==> flow/design.v <==
`timescale 1ns / 1ps
module floating_regfile(
    input [4:0] f_read_addr1, input [4:0] f_read_addr2,
    input [31:0] f_data,input [31:0] f_data2, input f_WE,input f_WE2, input clk,
    input [4:0] f_write_addr,input [4:0] f_write_addr2,
    output [31:0] f_read1, output [31:0] f_read2
);
    reg [31:0] f_reg_file [31:0];
    assign f_read1 = f_reg_file[f_read_addr1];
    assign f_read2 = f_reg_file[f_read_addr2];
    initial begin
        f_reg_file[0] <= 32'b01000000011000000000000000000000;
        f_reg_file[1] <= 32'b00111111101000000000000000000000;
        f_reg_file[2] <= 32'b01000000000011100001010001111011;
        f_reg_file[3] <= 32'h0000000c;
        f_reg_file[22] <= 32'h00000000; 
    end
    always @(posedge clk) begin
        if (f_WE) begin
            f_reg_file[f_write_addr] <= f_data;
        end
        if (f_WE2) begin
            f_reg_file[f_write_addr2] <= f_data2;
        end
    end
endmodule
======== From RTL to reports: floating_regfile ========
Tool output for the design above, in the order of the flow.
Line numbers count from 1 in the design file above.
A cell with -- has no value.
design
  top module .............................. floating_regfile
  clock ................................... clk
  library ................................. sky130hd
  corner .................................. tt_025C_1v80

======== Elaborated design ========
Yosys after proc, flatten, opt, wreduce and memory -nomap, before mapping. Enables and synchronous resets that opt folds into registers are not counted as muxes. Memory bits, and registers merged into a memory's read port (data or address), are not among the register bits. Print and check cells are not counted. Equal cells are merged and count once.
Yosys's memory passes give these memory sizes; they may raise the number of words (mostly to a power of two), join words into wider ones and drop unused or constant bits.
bit counts
  bits of input ports ..................... 87
  output and inout bits ................... 64
  bits in writable memories ............... 1024
  memories kept ........................... 1
  flip-flop bits (word level) ............. 0
cells by class
  multiplexer cells ....................... 6
memories
  name        words  width  rd ports  write ports  RTL line  source
  f_reg_file  32     32     2         2            8         reg [31:0] f_reg_file [31:0];
operators with widths
  cell               number
  2-to-1 mux 32 bit  2
  2-to-1 mux 5 bit   2
  2-to-1 mux 1 bit   2

======== Depth ========
Longest topological path by Yosys (ltp), each cell counted once; first at word level (registers and memories cut), then after technology mapping (sequential cells cut; the memories' decode and read muxes count).
depth
  depth after elaboration ................. 1
  ABC_AREA ................................ 0
  mapped depth ............................ 8

======== Netlist ========
Source: synth_stat.txt of the flow (Yosys; design flattened, memories mapped). It holds for the ABC_AREA given above (unset counts as 0); a run with the other value may have another netlist.
synthesis totals
  flip-flop cells ......................... 1024
  cells in the netlist .................... 4755
  area of sequential cells ................ 0.0307495 mm^2
  cell area after synthesis ............... 0.0616241 mm^2
  buffer cells ............................ 549
cell types
  type                       number  total area (um^2)
  sky130_fd_sc_hd__edfxtp_1  1024    3.07E+04
  sky130_fd_sc_hd__mux2i_1   1024    1.02E+04
  sky130_fd_sc_hd__mux2_2    878     9.89E+03
  sky130_fd_sc_hd__mux2_1    146     1.64E+03
  sky130_fd_sc_hd__a22oi_1   192     1.44E+03
  sky130_fd_sc_hd__a22o_1    128     1.12E+03
  sky130_fd_sc_hd__clkbuf_1  295     1.11E+03
  sky130_fd_sc_hd__nand3_1   195     975.936
  sky130_fd_sc_hd__a21oi_1   192     960.922
  sky130_fd_sc_hd__buf_2     173     865.83
  sky130_fd_sc_hd__nand2_1   212     795.763
  sky130_fd_sc_hd__a31oi_1   64      400.384
  sky130_fd_sc_hd__buf_4     49      367.853
  sky130_fd_sc_hd__nor3_1    64      320.307
  sky130_fd_sc_hd__buf_1     28      105.101
  sky130_fd_sc_hd__o22ai_1   16      100.096
  sky130_fd_sc_hd__o21ai_0   16      80.077
  sky130_fd_sc_hd__nor2_2    10      62.56
Not listed: further types 19, cells in them 49.

======== Path before layout ========
Path of least setup slack by OpenSTA after synthesis, without wires, with an ideal clock, recovery checks aside; 20% of the period is set as input and as output delay. Where synthesis merged equal registers, the netlist keeps one of their names.
timing path post-synthesis
  path type ............................... in2reg
  start point ............................. input port f_write_addr[0]
  end point ............................... memory f_reg_file[16][0]
  buffers on the path ..................... 1
  stages on the path ...................... 3
  launch time at the first pin ............ 0.852 ns
  path delay .............................. 3.398 ns
  path slack .............................. 0.010 ns
  period .................................. 4.26 ns
  arrival time ............................ 3.784 ns
  synthesis period reached ................ 4.25 ns
"path delay" is the arrival time less input delay plus setup time.
"stages on the path": output pins that drive a net of the path, with the launching flip-flop's if there is one; two outputs of one cell count as two.
"synthesis period reached" = period - worst setup slack (recovery checks aside). The figure is calculated, with input and output delays left at 20% of the set period.
The rows between start and end are the longest chain of elaborated cells between them; the timing report does not say that the signal goes this way. Where chains are equally long, one stands for them.
Each line given opens the expression or statement behind the cell; cells for indexed reads and writes are added by Yosys, which also makes memories of some case tables.
on the way, post-synthesis
  cell sequence ........................... sky130_fd_sc_hd__or3b_2 sky130_fd_sc_hd__clkbuf_1 sky130_fd_sc_hd__o21ai_0
  cells in the longest elaborated chain ... 1
  elaborated cells on any way between the ends .. 1
  RTL lines with such cells ............... 1
  those cells by class .................... 1 x mux
RTL lines, path post-synthesis
  what                RTL line  source
  start: declaration  5         input [4:0] f_write_addr,input [4:0] f_write_addr2,
  2-to-1 mux 5 bit    19        if (f_WE) begin
  end: declaration    8         reg [31:0] f_reg_file [31:0];

======== Worst path after layout ========
Path of least setup slack in the final report of flow run A (OpenROAD, finished layout, wires in). Where an end is a register, its clock arrival counts in the times.
timing path after layout
  path type ............................... in2out
  start point ............................. input port f_read_addr2[1]
  end point ............................... output port f_read2[15]
  stages on the path ...................... 9
  arrival time ............................ 2.69 ns
  buffers on the path ..................... 4
  output delay ............................ 0.85 ns
  period .................................. 4.26 ns
  launch time at the first pin ............ 0.85 ns
  path slack .............................. 0.72 ns
The rows between start and end are the longest chain of elaborated cells between them; the timing report does not say that the signal goes this way. Where chains are equally long, one stands for them.
The chain passes a memory read, where the word-level depth is cut; so it can be longer than that depth.
on the way, after layout
  cell sequence ........................... sky130_fd_sc_hd__buf_16 sky130_fd_sc_hd__buf_4 sky130_fd_sc_hd__buf_16 sky130_fd_sc_hd__mux2i_2 sky130_fd_sc_hd__a22o_1 sky130_fd_sc_hd__nor3_2 sky130_fd_sc_hd__a31oi_1 sky130_fd_sc_hd__nand3_1 sky130_fd_sc_hd__dlygate4sd2_1
  cells in the longest elaborated chain ... 1
  elaborated cells on any way between the ends .. 1
  RTL lines with such cells ............... 1
  those cells by class .................... 1 x memory
RTL lines, path after layout
  what                       RTL line  source
  start: declaration         3         input [4:0] f_read_addr1, input [4:0] f_read_addr2,
  memory read (32 x 32 bit)  8         reg [31:0] f_reg_file [31:0];
  end: declaration           6         output [31:0] f_read1, output [31:0] f_read2

2 stored runs of floating_regfile in the flow (synthesis by Yosys, layout by OpenROAD, sky130hd cells), in arbitrary order. Constraints: input delay and output delay 20% of the set period each, output load 0.01 pF.
"period achieved" is the run's clock period less its worst setup slack. It is reckoned from that one timing run; input and output delays stay at 20% of the period that was set.
"power" rests on the timing tool's default activity at the inputs, not on a simulated workload.

======== flow run A ========
==> flow/run.sh <==
#!/bin/bash
# the make line also repeats the synthesis and layout settings of config.mk as NAME=value (left out here)
make -C /OpenROAD-flow-scripts/flow DESIGN_CONFIG=/design/flow/config.mk WORK_HOME=/design/flow/orfs CLKGATE_MAP_FILE= finish
==> flow/config.mk <==
export PLATFORM = sky130hd
export DESIGN_NAME = floating_regfile
export DESIGN_NICKNAME = floating_regfile
export VERILOG_FILES = /design/flow/design.v
export SDC_FILE = /design/flow/constraint.sdc
export NUM_CORES = 4
export LEC_CHECK = 0
export CAP_MARGIN = 20
export CORE_MARGIN = 2
export CORE_UTILIZATION = 40
export SETUP_SLACK_MARGIN = 0.75
export SLEW_MARGIN = 20
==> flow/constraint.sdc <==
create_clock -name core_clock -period 4.26 [get_ports {clk}]
set_input_delay 0.8520 -clock core_clock [delete_from_list [all_inputs] [get_ports {clk}]]
set_output_delay 0.8520 -clock core_clock [all_outputs]
set_load 0.01 [all_outputs]

-------- measured, flow run A --------
  period achieved ......................... 3.545 ns
  worst hold slack in the final report .... 0.854 ns
  chip area after synthesis (Yosys) ....... 0.0616241 mm^2
  final setup TNS ......................... 0.000 ns
  worst slack on setup checks ............. 0.715 ns
  power ................................... 0.025083 W
  area inside the die boundary ............ 0.157216 mm^2
  utilization ............................. 48.1%
  standard-cell area after layout ......... 0.0738421 mm^2

======== flow run B ========
==> flow/run.sh <==
#!/bin/bash
# the make line also repeats the synthesis and layout settings of config.mk as NAME=value (left out here)
make -C /OpenROAD-flow-scripts/flow DESIGN_CONFIG=/design/flow/config.mk WORK_HOME=/design/flow/orfs CLKGATE_MAP_FILE= finish
==> flow/config.mk <==
export PLATFORM = sky130hd
export DESIGN_NAME = floating_regfile
export DESIGN_NICKNAME = floating_regfile
export VERILOG_FILES = /design/flow/design.v
export SDC_FILE = /design/flow/constraint.sdc
export NUM_CORES = 4
export LEC_CHECK = 0
export ABC_AREA = 0
export CAP_MARGIN = 20
export CELL_PAD_IN_SITES_DETAIL_PLACEMENT = 0
export CORE_ASPECT_RATIO = 1.02
export CORE_MARGIN = 2
export CORE_UTILIZATION = 36
export PLACE_DENSITY = 0.49
export SLEW_MARGIN = 20
==> flow/constraint.sdc <==
create_clock -name core_clock -period 2.88 [get_ports {clk}]
set_input_delay 0.5760 -clock core_clock [delete_from_list [all_inputs] [get_ports {clk}]]
set_output_delay 0.5760 -clock core_clock [all_outputs]
set_load 0.01 [all_outputs]

-------- measured, flow run B --------
  period achieved ......................... 2.877 ns
  power ................................... 0.037562 W
  final setup TNS ......................... 0.000 ns
  area inside the die boundary ............ 0.174505 mm^2
  utilization ............................. 46.1%
  chip area after synthesis (Yosys) ....... 0.0616241 mm^2
  worst hold slack in the final report .... 0.841 ns
  standard-cell area after layout ......... 0.078429 mm^2
  worst slack on setup checks ............. 0.003 ns
